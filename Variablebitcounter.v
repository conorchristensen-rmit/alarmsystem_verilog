==> flow/design.v <==
module Variablebitcounter(clock50, Mr, En, load_en, load_value, Qout, Tc);
	parameter width = 10;
	input clock50;
	input Mr;					 
	input En;
	input load_en;
	input [width-1:0]load_value;
	output [width-1:0]Qout;
	output Tc;
	reg [width-1:0]counter;
	reg counter_finished;
	reg [width-1:0]current_count;
	always@(posedge(clock50))
		begin
			if (Mr) counter = 0;
			else if (load_en) counter[width-1:0] = load_value[width-1:0];
			else if (En)
				begin
					if (counter == ((2**width)-1)) 
						begin
							counter = 0;
							counter_finished = 1;
						end
					else if (counter == 0)
						begin
							counter_finished = 0;
							counter = counter + 1;
						end
					else counter = counter + 1'b1;
				end
		end
	assign Tc = counter_finished;
endmodule
# From RTL to reports: Variablebitcounter
# Tool output for the design above, in the order of the flow.
# Lines are those of the file above, counted from 1.
# Cell names lack the library's common part.
# Not given: n/a
[inputs]
top_module = "Variablebitcounter"
clk_port = "clock50"
lib = "sky130hd"
pvt_corner = "tt_025C_1v80"

# Word level
# Source: Yosys, flattened and elaborated, memories not mapped. Widths are those after wreduce. Registers that Yosys merges into a memory's read port (data or address) are not register bits. Print and check cells do not count.
[word_totals]
out_inout_bits = 11
regBits = 11
inputBits = 14
[classes]
logic = 2
reduce_logical = 4
n_addsub = 2
mux = 5
equal = 1
[ops]
columns = ["operator", "n"]
rows = [
  ["10-bit 2-to-1 mux", 4],
  ["10-bit by 1-bit adder with 10-bit output with constant B", 2],
  ["10-bit == test with constant B", 1],
  ["10-bit zero test", 1],
  ["2-bit nonzero test", 2],
  ["4-bit AND reduction", 1],
  ["1-bit NOT", 2],
  ["1-bit 2-to-1 mux", 1],
]

# Logic depth
# Yosys ltp: most cells in a row. Word level: on the elaborated netlist, between registers, memories and ports. Mapped: between sequential cells and ports; inverters and the memories' decode and read muxes count.
[logic_depth]
depth_word = 5
abc_area = 0
depth_mapped = 6
mapped_depth_nobuf = 5

# Netlist
# Yosys stat after the flow's synthesis: flattened, memories mapped to cells. It holds for the ABC_AREA given above (unset counts as 0); a run with the other value may have another netlist.
# The area totals of this step are shown rounded.
[by_type]
columns = ["cell", "n", "type_area_um2"]
rows = [
  ["dfxtp_1", 10, 200.192],
  ["buf_4", 10, 75.072],
  ["nand3_1", 8, 40.038],
  ["a221oi_1", 4, 35.034],
  ["xnor2_1", 4, 35.034],
  ["a21oi_1", 6, 30.029],
  ["edfxtp_1", 1, 30.029],
  ["inv_1", 8, 30.029],
  ["ha_1", 2, 25.024],
  ["nor3b_1", 3, 22.522],
  ["a31oi_1", 3, 18.768],
  ["nor2_1", 5, 18.768],
  ["nand4b_1", 2, 17.517],
  ["xor2_1", 2, 17.517],
  ["o21a_1", 2, 15.014],
  ["and3_1", 2, 12.512],
  ["nand2b_1", 2, 12.512],
  ["nand2_1", 3, 11.261],
]
# Other cell types: 18; their cells: 20.
[mapped]
mapped_area_um2 = 783
cells = 97
flip_flops = 11

# Timing after synthesis
# Source: OpenSTA report_checks on the synthesized netlist (no wires, ideal clock, input and output delay 20% of the period each), path of least setup slack; recovery checks are left aside. Register names are those of the netlist, which keeps one name where synthesis merged equal registers.
[synth_timing]
path_kind = "register to register"
start = "reg counter[0]"
end = "reg counter_finished"
n_path_buf = 1
setup_slack_ps = 552
path_delay_ps = 1418
driving_pins = 6
arrival_time_ps = 1114
required_time_ps = 1666
tclk_ps = 1970
setup_time_ps = 304
period_less_setup_slack_ps = 1418
# "path_delay_ps" is the arrival time less input delay plus setup time.
# "driving_pins" counts driving pins, that of a launching flip-flop among them; a cell with two outputs on the path counts twice.
# "period_less_setup_slack_ps" = period - worst setup slack (recovery checks aside). The figure is calculated, with input and output delays left at 20% of the set period.
# The rows between start and end are the longest chain of elaborated cells between them; the timing report does not say that the signal goes this way. Where chains are equally long, one stands for them.
# A line is the first line of the expression or statement that the cell stems from. Yosys adds cells for indexed reads and writes and turns some case tables into memories.
# A register here has more assigning lines than the two given.
# Only ways into the end's enable, where the timed path ends, are counted here.
[synth_between]
cell_sequence = "dfxtp_1 ha_1 and4_1 buf_2 nand3_1 a21oi_1"
elab_chain_len = 3
cone_cells = 4
cone_lines = 2
classes_between = "eq/ne: 1; reduce/logical: 3"
[synth_rtl]
columns = ["element", "line_no", "rtl"]
rows = [
  ["from (decl)", 10, "reg [width-1:0]counter;"],
  ["from (assign)", 16, "else if (load_en) counter[width-1:0] = load_value[width-1:0];"],
  ["from (assign)", 27, "counter = counter + 1;"],
  ["10-bit == test", 19, "if (counter == ((2**width)-1))"],
  ["2-bit nonzero test", "n/a", ""],
  ["4-bit AND reduction", "n/a", ""],
  ["to (assign)", 22, "counter_finished = 1;"],
  ["to (assign)", 26, "counter_finished = 0;"],
  ["to (decl)", 11, "reg counter_finished;"],
]

# Path in the finished layout
# From the final timing report of flow run A: the path of least setup slack in the routed layout; clock arrival at registers is part of the times.
# The report prints the path's times to 10 ps; the period is as set.
[layout_timing]
path_kind = "register to register"
start = "reg counter[0]"
end = "reg counter_finished"
required_time_ps = 1440
setup_time_ps = 290
driving_pins = 6
arrival_time_ps = 1460
tclk_ps = 1460
setup_slack_ps = -20
n_path_buf = 1
# The rows between start and end are the longest chain of elaborated cells between them; the timing report does not say that the signal goes this way. Where chains are equally long, one stands for them.
# A register here has more assigning lines than the two given.
# Only ways into the end's enable, where the timed path ends, are counted here.
[layout_between]
cell_sequence = "dfxtp_4 ha_4 and4_1 buf_6 nand3_2 a21oi_2"
elab_chain_len = 3
cone_cells = 4
cone_lines = 2
classes_between = "eq/ne: 1; reduce/logical: 3"
[layout_rtl]
columns = ["element", "line_no", "rtl"]
rows = [
  ["from (decl)", 10, "reg [width-1:0]counter;"],
  ["from (assign)", 16, "else if (load_en) counter[width-1:0] = load_value[width-1:0];"],
  ["from (assign)", 27, "counter = counter + 1;"],
  ["10-bit == test", 19, "if (counter == ((2**width)-1))"],
  ["2-bit nonzero test", "n/a", ""],
  ["4-bit AND reduction", "n/a", ""],
  ["to (assign)", 22, "counter_finished = 1;"],
  ["to (assign)", 26, "counter_finished = 0;"],
  ["to (decl)", 11, "reg counter_finished;"],
]

Top module Variablebitcounter; platform sky130hd; tools Yosys and OpenROAD; 2 stored runs in no particular order. Input and output delays are each 20% of the period that was set; the output load is 0.01 pF.
"worst_path_allowed_less_slack_ps" is the time allowed to the run's worst setup path (the clock period less input and output delay, where it has them) less its slack. Clock arrival times count: a late capture clock shortens it, a late launch clock lengthens it.
"totalPower_uw" rests on the timing tool's default activity at the inputs, not on a simulated workload.
"worst_path_allowed_less_slack_ps" is given in steps of 10 ps.
The measured numbers are rounded.

# flow run A
==> flow/run.sh <==
#!/bin/bash
# the make line also repeats the synthesis and layout settings of config.mk as NAME=value (left out here)
make -C /OpenROAD-flow-scripts/flow DESIGN_CONFIG=/design/flow/config.mk WORK_HOME=/design/flow/orfs CLKGATE_MAP_FILE= finish
==> flow/config.mk <==
export PLATFORM = sky130hd
export DESIGN_NAME = Variablebitcounter
export DESIGN_NICKNAME = Variablebitcounter
export VERILOG_FILES = /design/flow/design.v
export SDC_FILE = /design/flow/constraint.sdc
export NUM_CORES = 4
export LEC_CHECK = 0
export ABC_AREA = 0
export CAP_MARGIN = 20
export CORE_MARGIN = 3
export CORE_UTILIZATION = 53
export GPL_TIMING_DRIVEN = 0
export MAX_ROUTING_LAYER = met5
export SLEW_MARGIN = 20
==> flow/constraint.sdc <==
create_clock -name core_clock -period 1.46 [get_ports {clock50}]
set_input_delay 0.2920 -clock core_clock [delete_from_list [all_inputs] [get_ports {clock50}]]
set_output_delay 0.2920 -clock core_clock [all_outputs]
set_load 0.01 [all_outputs]

==> flow run A: results <==
final_setup_tns_ps=-18
worst_path_allowed_less_slack_ps=1480
worstPathKind="register to register"
yosys.chip_area_um2=783
util_pct=81.3
totalPower_uw=751
final_die_area_um2=1970
finish.stdcell_area_um2=1100
setup_worst_slack_ps=-18

# flow run B
==> flow/run.sh <==
#!/bin/bash
# the make line also repeats the synthesis and layout settings of config.mk as NAME=value (left out here)
make -C /OpenROAD-flow-scripts/flow DESIGN_CONFIG=/design/flow/config.mk WORK_HOME=/design/flow/orfs CLKGATE_MAP_FILE= finish
==> flow/config.mk <==
export PLATFORM = sky130hd
export DESIGN_NAME = Variablebitcounter
export DESIGN_NICKNAME = Variablebitcounter
export VERILOG_FILES = /design/flow/design.v
export SDC_FILE = /design/flow/constraint.sdc
export NUM_CORES = 4
export LEC_CHECK = 0
export CAP_MARGIN = 20
export CELL_PAD_IN_SITES_DETAIL_PLACEMENT = 0
export CORE_ASPECT_RATIO = 0.52
export CORE_MARGIN = 2
export CORE_UTILIZATION = 46
export GPL_ROUTABILITY_DRIVEN = 0
export GPL_TIMING_DRIVEN = 1
export MAX_ROUTING_LAYER = met5
export PLACE_DENSITY = 0.5
export SETUP_SLACK_MARGIN = 0.05
export SLEW_MARGIN = 20
==> flow/constraint.sdc <==
create_clock -name core_clock -period 2.24 [get_ports {clock50}]
set_input_delay 0.4480 -clock core_clock [delete_from_list [all_inputs] [get_ports {clock50}]]
set_output_delay 0.4480 -clock core_clock [all_outputs]
set_load 0.01 [all_outputs]

==> flow run B: results <==
outcome="unfinished; error PDN-0185 in floorplanning"
